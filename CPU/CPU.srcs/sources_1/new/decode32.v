==> flow/design.v <==
`timescale 1ns / 1ps
module decode32(read_data_1,read_data_2,Instruction,mem_data,ALU_result,
                 Jal,RegWrite,MemtoReg,RegDst,Sign_extend,clock,reset,opcplus4);
    output[31:0] read_data_1;                
    output[31:0] read_data_2;                
    input[31:0]  Instruction;                
    input[31:0]  mem_data;   				 
    input[31:0]  ALU_result;   				 
    input        Jal;                        
    input        RegWrite;                   
    input        MemtoReg;               
    input        RegDst;             
    output[31:0] Sign_extend;                
    input		 clock,reset;                 
    input[31:0]  opcplus4;                  
reg [31:0] register[0:31];  
wire [5:0] op = Instruction[31:26];
wire [4:0]rs,rt;
assign rs = Instruction[25:21]; 
assign rt = Instruction[20:16]; 
assign read_data_1 = register[rs];
assign read_data_2 = register[rt];
wire sign;
assign sign = Instruction[15];
assign Sign_extend[31:0] = ((op==6'b001100)      
                          ||(op==6'b001101)              
                          ||(op==6'b001110)              
                          ||(op==6'b001011)  
                          ||(op==6'b001001))?{{16{1'b0}},Instruction[15:0]}:{{16{sign}},Instruction[15:0]};   
reg [5:0] write_addrass; 
always @(*) begin
    if(Jal) write_addrass[5:0] = 5'b11111;
    else if(RegDst) write_addrass[5:0] = Instruction[15:11];  
    else write_addrass[5:0] = Instruction[20:16];  
end
always @(posedge clock) begin
    if(reset==1) 
        begin
            register[0]=32'b0;
            register[1]=32'b0;
            register[2]=32'b0;
            register[3]=32'b0;
            register[4]=32'b0;
            register[5]=32'b0;
            register[6]=32'b0;
            register[7]=32'b0;
            register[8]=32'b0;
            register[9]=32'b0;
            register[10]=32'b0;
            register[11]=32'b0;
            register[12]=32'b0;
            register[13]=32'b0;
            register[14]=32'b0;
            register[15]=32'b0;
            register[16]=32'b0;
            register[17]=32'b0;
            register[18]=32'b0;
            register[19]=32'b0;
            register[20]=32'b0;
            register[21]=32'b0;
            register[22]=32'b0;
            register[23]=32'b0;
            register[24]=32'b0;
            register[25]=32'b0;
            register[26]=32'b0;
            register[27]=32'b0;
            register[28]=32'b0;
            register[29]=32'b0;
            register[30]=32'b0;
            register[31]=32'b0;
        end
    if(RegWrite) begin
        if(Jal) register[write_addrass] <= opcplus4;
        else begin
            if(MemtoReg) register[write_addrass] <= mem_data;
            else register[write_addrass] <= ALU_result;
        end
    end
    register[0] = 32'b0;
end
endmodule
# ---- Step by step through the tools: decode32
# The steps from the RTL of decode32 to its reports follow in flow order.
# Line numbers count from 1 in the design file above.
# Library cell names are shortened.
# A cell with -- has no value.
dict set report inputs {
  design {decode32}
  clock {clock}
  library {sky130hd}
  corner {tt_025C_1v80}
}

# ---- Word-level counts
# Source: Yosys, flattened and elaborated, memories not mapped. Widths are those after wreduce; folded enables and synchronous resets count as part of the registers. Registers that Yosys merges into a memory's read port (data or address) are not register bits. Print and check cells do not count. Equal cells are merged and count once.
# Yosys's memory passes give these memory sizes; they may raise the number of words (mostly to a power of two), join words into wider ones and drop unused or constant bits.
dict set report op_classes {
  n_reduce_logical 4
  n_logic 5
  equal 6
  muxes 22
}
# cell count
set ops {}
lappend ops {{32-bit 2-to-1 mux} 11}
lappend ops {{6-bit by 4-bit == test with 1-bit output with constant B} 5}
lappend ops {{5-bit 2-to-1 mux} 2}
lappend ops {{1-bit 2-to-1 mux} 9}
lappend ops {{5-bit == test with constant B} 1}
lappend ops {{1-bit logical OR} 4}
lappend ops {{1-bit bitwise OR} 2}
lappend ops {{1-bit AND} 1}
lappend ops {{1-bit AND with constant B} 1}
lappend ops {{1-bit NOT} 1}
dict set report word_totals {
  n_memories 1
  in_bits 134
  out_inout_bits 96
  mem_bits_rw 1024
  reg_bits 0
}
# memory size word_bits line
set mem_list {}
lappend mem_list {register 32 32 16} ;# reg [31:0] register[0:31];

# ---- Longest topological paths
# Longest topological path by Yosys (ltp), each cell counted once; first at word level (registers and memories cut), then after technology mapping (sequential cells cut; the memories' decode and read muxes count).
dict set report depth {
  depth_word 6
  abc_area 0
  ltp_mapped 8
  depth_no_buf 5
}

# ---- Mapped cells and area
# The flow's flattened synthesis, as Yosys stat reports it; memories are mapped. The netlist is that of the ABC_AREA named above (0 if unset); the other value can give another one.
# Totals and module areas in this step are rounded.
# cell_type count type_area_um2
set types {}
lappend types {edfxtp_1 992 2.98E+04}
lappend types {mux2i_1 1056 1.06E+04}
lappend types {nor2_1 921 3.46E+03}
lappend types {a22oi_1 193 1448.89}
lappend types {buf_2 252 1261.21}
lappend types {a22o_1 128 1.12E+03}
lappend types {a21oi_1 194 970.931}
lappend types {nand3_1 193 965.926}
lappend types {nand2_1 208 780.749}
lappend types {nor2_2 111 694.416}
lappend types {dfxtp_1 32 640.614}
lappend types {buf_6 53 596.822}
lappend types {clkbuf_1 110 412.896}
lappend types {a31oi_1 64 400.384}
lappend types {buf_4 46 345.331}
lappend types {nor3_1 65 325.312}
lappend types {nand3_4 16 280.269}
lappend types {a21oi_2 30 262.752}
# Other cell types: 31; their cells: 112.
dict set report synth_totals {
  synth_area_um2 55000
  seq_area_um2 30000
  n_buf 489
  ff_cells 1024
  cells 4776
}

# ---- Timing after synthesis
# Path of least setup slack by OpenSTA after synthesis, without wires, with an ideal clock, recovery checks aside; 20% of the period is set as input and as output delay. Where synthesis merged equal registers, the netlist keeps one of their names.
dict set report synth_path {
  kind {input -> register}
  from {input Instruction[17]}
  to {memory register[12][0]}
  setup_ps 394
  path_slack_ps 726
  t_arrival_ps 2550
  tclk_ps 3670
  input_delay_ps 734
  path_buffers 1
  path_stages 5
  delay_ps 2210
  launch_ps 734
  required_time_ps 3276
  period_less_setup_slack_ps 2944
}
# "delay_ps" = arrival - input delay + setup time.
# "path_stages" counts driving pins, that of a launching flip-flop among them; a cell with two outputs on the path counts twice.
# "period_less_setup_slack_ps" is the clock period less the worst setup slack; recovery checks do not enter. This is arithmetic on one report: input and output delays are still those of the set period (20% each).
# The rows between start and end are the longest chain of elaborated cells between them; the timing report does not say that the signal goes this way. Where chains are equally long, one stands for them.
# A line is the first line of the expression or statement that the cell stems from. Yosys adds cells for indexed reads and writes and turns some case tables into memories.
dict set report synth_between {
  cell_sequence {buf_4 mux2_4 nor2_4 nand3_4 nand2b_1}
  elab_chain_cells 6
}
# item line
set synth_lines {}
lappend synth_lines {{start: declaration} 6} ;# input[31:0]  Instruction;
lappend synth_lines {{5-bit 2-to-1 mux} 33} ;# else if(RegDst) write_addrass[5:0] = Instruction[15:11];
lappend synth_lines {{5-bit 2-to-1 mux} 32} ;# if(Jal) write_addrass[5:0] = 5'b11111;
lappend synth_lines {{5-bit == test} --}
lappend synth_lines {{1-bit AND} --}
lappend synth_lines {{1-bit NOT} --}
lappend synth_lines {{1-bit AND} --}
lappend synth_lines {{end: declaration} 16} ;# reg [31:0] register[0:31];

# ---- Path in the finished layout
# From the final timing report of stored run 2: the path of least setup slack in the routed layout; clock arrival at registers is part of the times.
# The report prints the path's times to 10 ps; the period is as set.
dict set report layout_path {
  kind {input -> output}
  from {input Instruction[20]}
  to {output read_data_2[7]}
  path_buffers 5
  path_slack_ps 150
  tclk_ps 3930
  t_arrival_ps 3000
  launch_ps 790
  required_time_ps 3140
  input_delay_ps 790
  path_stages 9
  output_delay_ps 790
}
# The rows between start and end are the longest chain of elaborated cells between them; the timing report does not say that the signal goes this way. Where chains are equally long, one stands for them.
# A memory read counts as a cell of the chain, while the word-level depth stops at memories.
dict set report layout_between {
  cell_sequence {clkdlybuf4s50_1 or2_4 buf_12 nor3_1 buf_4 a31oi_1 buf_4 nand3_1 clkdlybuf4s50_1}
  elab_chain_cells 1
}
# item line
set layout_lines {}
lappend layout_lines {{start: declaration} 6} ;# input[31:0]  Instruction;
lappend layout_lines {{memory read 32 x 32 bit} 16} ;# reg [31:0] register[0:31];
lappend layout_lines {{end: declaration} 5} ;# output[31:0] read_data_2;

Wiki page: decode32 / flow data

decode32 through Yosys and OpenROAD on sky130hd: 2 stored runs, unordered, with their settings and measured results. The constraints put input and output delay at 20% of the set period each and load the outputs with 0.01 pF.
"achievedPeriod_ps" = clock period - worst setup slack. The figure is calculated, with input and output delays left at 20% of the set period.
"worst_path_time_ps" means the part of the period allowed to the worst setup path (the constraints hold back 20% at inputs and 20% at outputs) less its slack; where the path has registers, the arrival times of their clocks count too.
By "fin_power_uw" is meant OpenSTA's value without simulated activity: inputs other than the clock are taken to toggle once in ten clock periods, and the tool carries that through the logic.
"worst_path_time_ps" is given in steps of 10 ps.
The results are shown rounded.

# stored run 1
==> flow/run.sh <==
#!/bin/bash
# the make line also repeats the synthesis and layout settings of config.mk as NAME=value (left out here)
make -C /OpenROAD-flow-scripts/flow DESIGN_CONFIG=/design/flow/config.mk WORK_HOME=/design/flow/orfs CLKGATE_MAP_FILE= finish
==> flow/config.mk <==
export PLATFORM = sky130hd
export DESIGN_NAME = decode32
export DESIGN_NICKNAME = decode32
export VERILOG_FILES = /design/flow/design.v
export SDC_FILE = /design/flow/constraint.sdc
export NUM_CORES = 4
export LEC_CHECK = 0
export ABC_AREA = 1
export CAP_MARGIN = 20
export CELL_PAD_IN_SITES_DETAIL_PLACEMENT = 2
export CELL_PAD_IN_SITES_GLOBAL_PLACEMENT = 2
export CORE_MARGIN = 2
export CORE_UTILIZATION = 62
export CTS_CLUSTER_DIAMETER = 125
export GPL_ROUTABILITY_DRIVEN = 0
export HOLD_SLACK_MARGIN = 0.01
export SETUP_SLACK_MARGIN = 1.47
export SLEW_MARGIN = 15
==> flow/constraint.sdc <==
create_clock -name core_clock -period 4.95 [get_ports {clock}]
set_input_delay 0.9900 -clock core_clock [delete_from_list [all_inputs] [get_ports {clock}]]
set_output_delay 0.9900 -clock core_clock [all_outputs]
set_load 0.01 [all_outputs]

==> stored run 1: results <==
outcome="did not finish, placement stopped with GPL-0301"

# stored run 2
==> flow/run.sh <==
#!/bin/bash
# the make line also repeats the synthesis and layout settings of config.mk as NAME=value (left out here)
make -C /OpenROAD-flow-scripts/flow DESIGN_CONFIG=/design/flow/config.mk WORK_HOME=/design/flow/orfs CLKGATE_MAP_FILE= finish
==> flow/config.mk <==
export PLATFORM = sky130hd
export DESIGN_NAME = decode32
export DESIGN_NICKNAME = decode32
export VERILOG_FILES = /design/flow/design.v
export SDC_FILE = /design/flow/constraint.sdc
export NUM_CORES = 4
export LEC_CHECK = 0
export ABC_AREA = 0
export CAP_MARGIN = 20
export CELL_PAD_IN_SITES_DETAIL_PLACEMENT = 1
export CORE_ASPECT_RATIO = 0.65
export CORE_MARGIN = 2
export CORE_UTILIZATION = 46
export CTS_CLUSTER_DIAMETER = 92
export PLACE_DENSITY_LB_ADDON = 0.16
export SETUP_SLACK_MARGIN = 0.22
export SLEW_MARGIN = 20
==> flow/constraint.sdc <==
create_clock -name core_clock -period 3.93 [get_ports {clock}]
set_input_delay 0.7860 -clock core_clock [delete_from_list [all_inputs] [get_ports {clock}]]
set_output_delay 0.7860 -clock core_clock [all_outputs]
set_load 0.01 [all_outputs]

==> stored run 2: results <==
layout_stdcell_area_um2=66000
util_pct=56
timing.setup.tns_ps=0
fin_power_uw=28000
worst_path_time_ps=2210
timing.worst_path_kind="input -> output"
synth_chip_area_um2=55000
final_die_area_um2=120000
achievedPeriod_ps=3782
worst_setup_slack_ps=150
final_hold_ws_ps=950
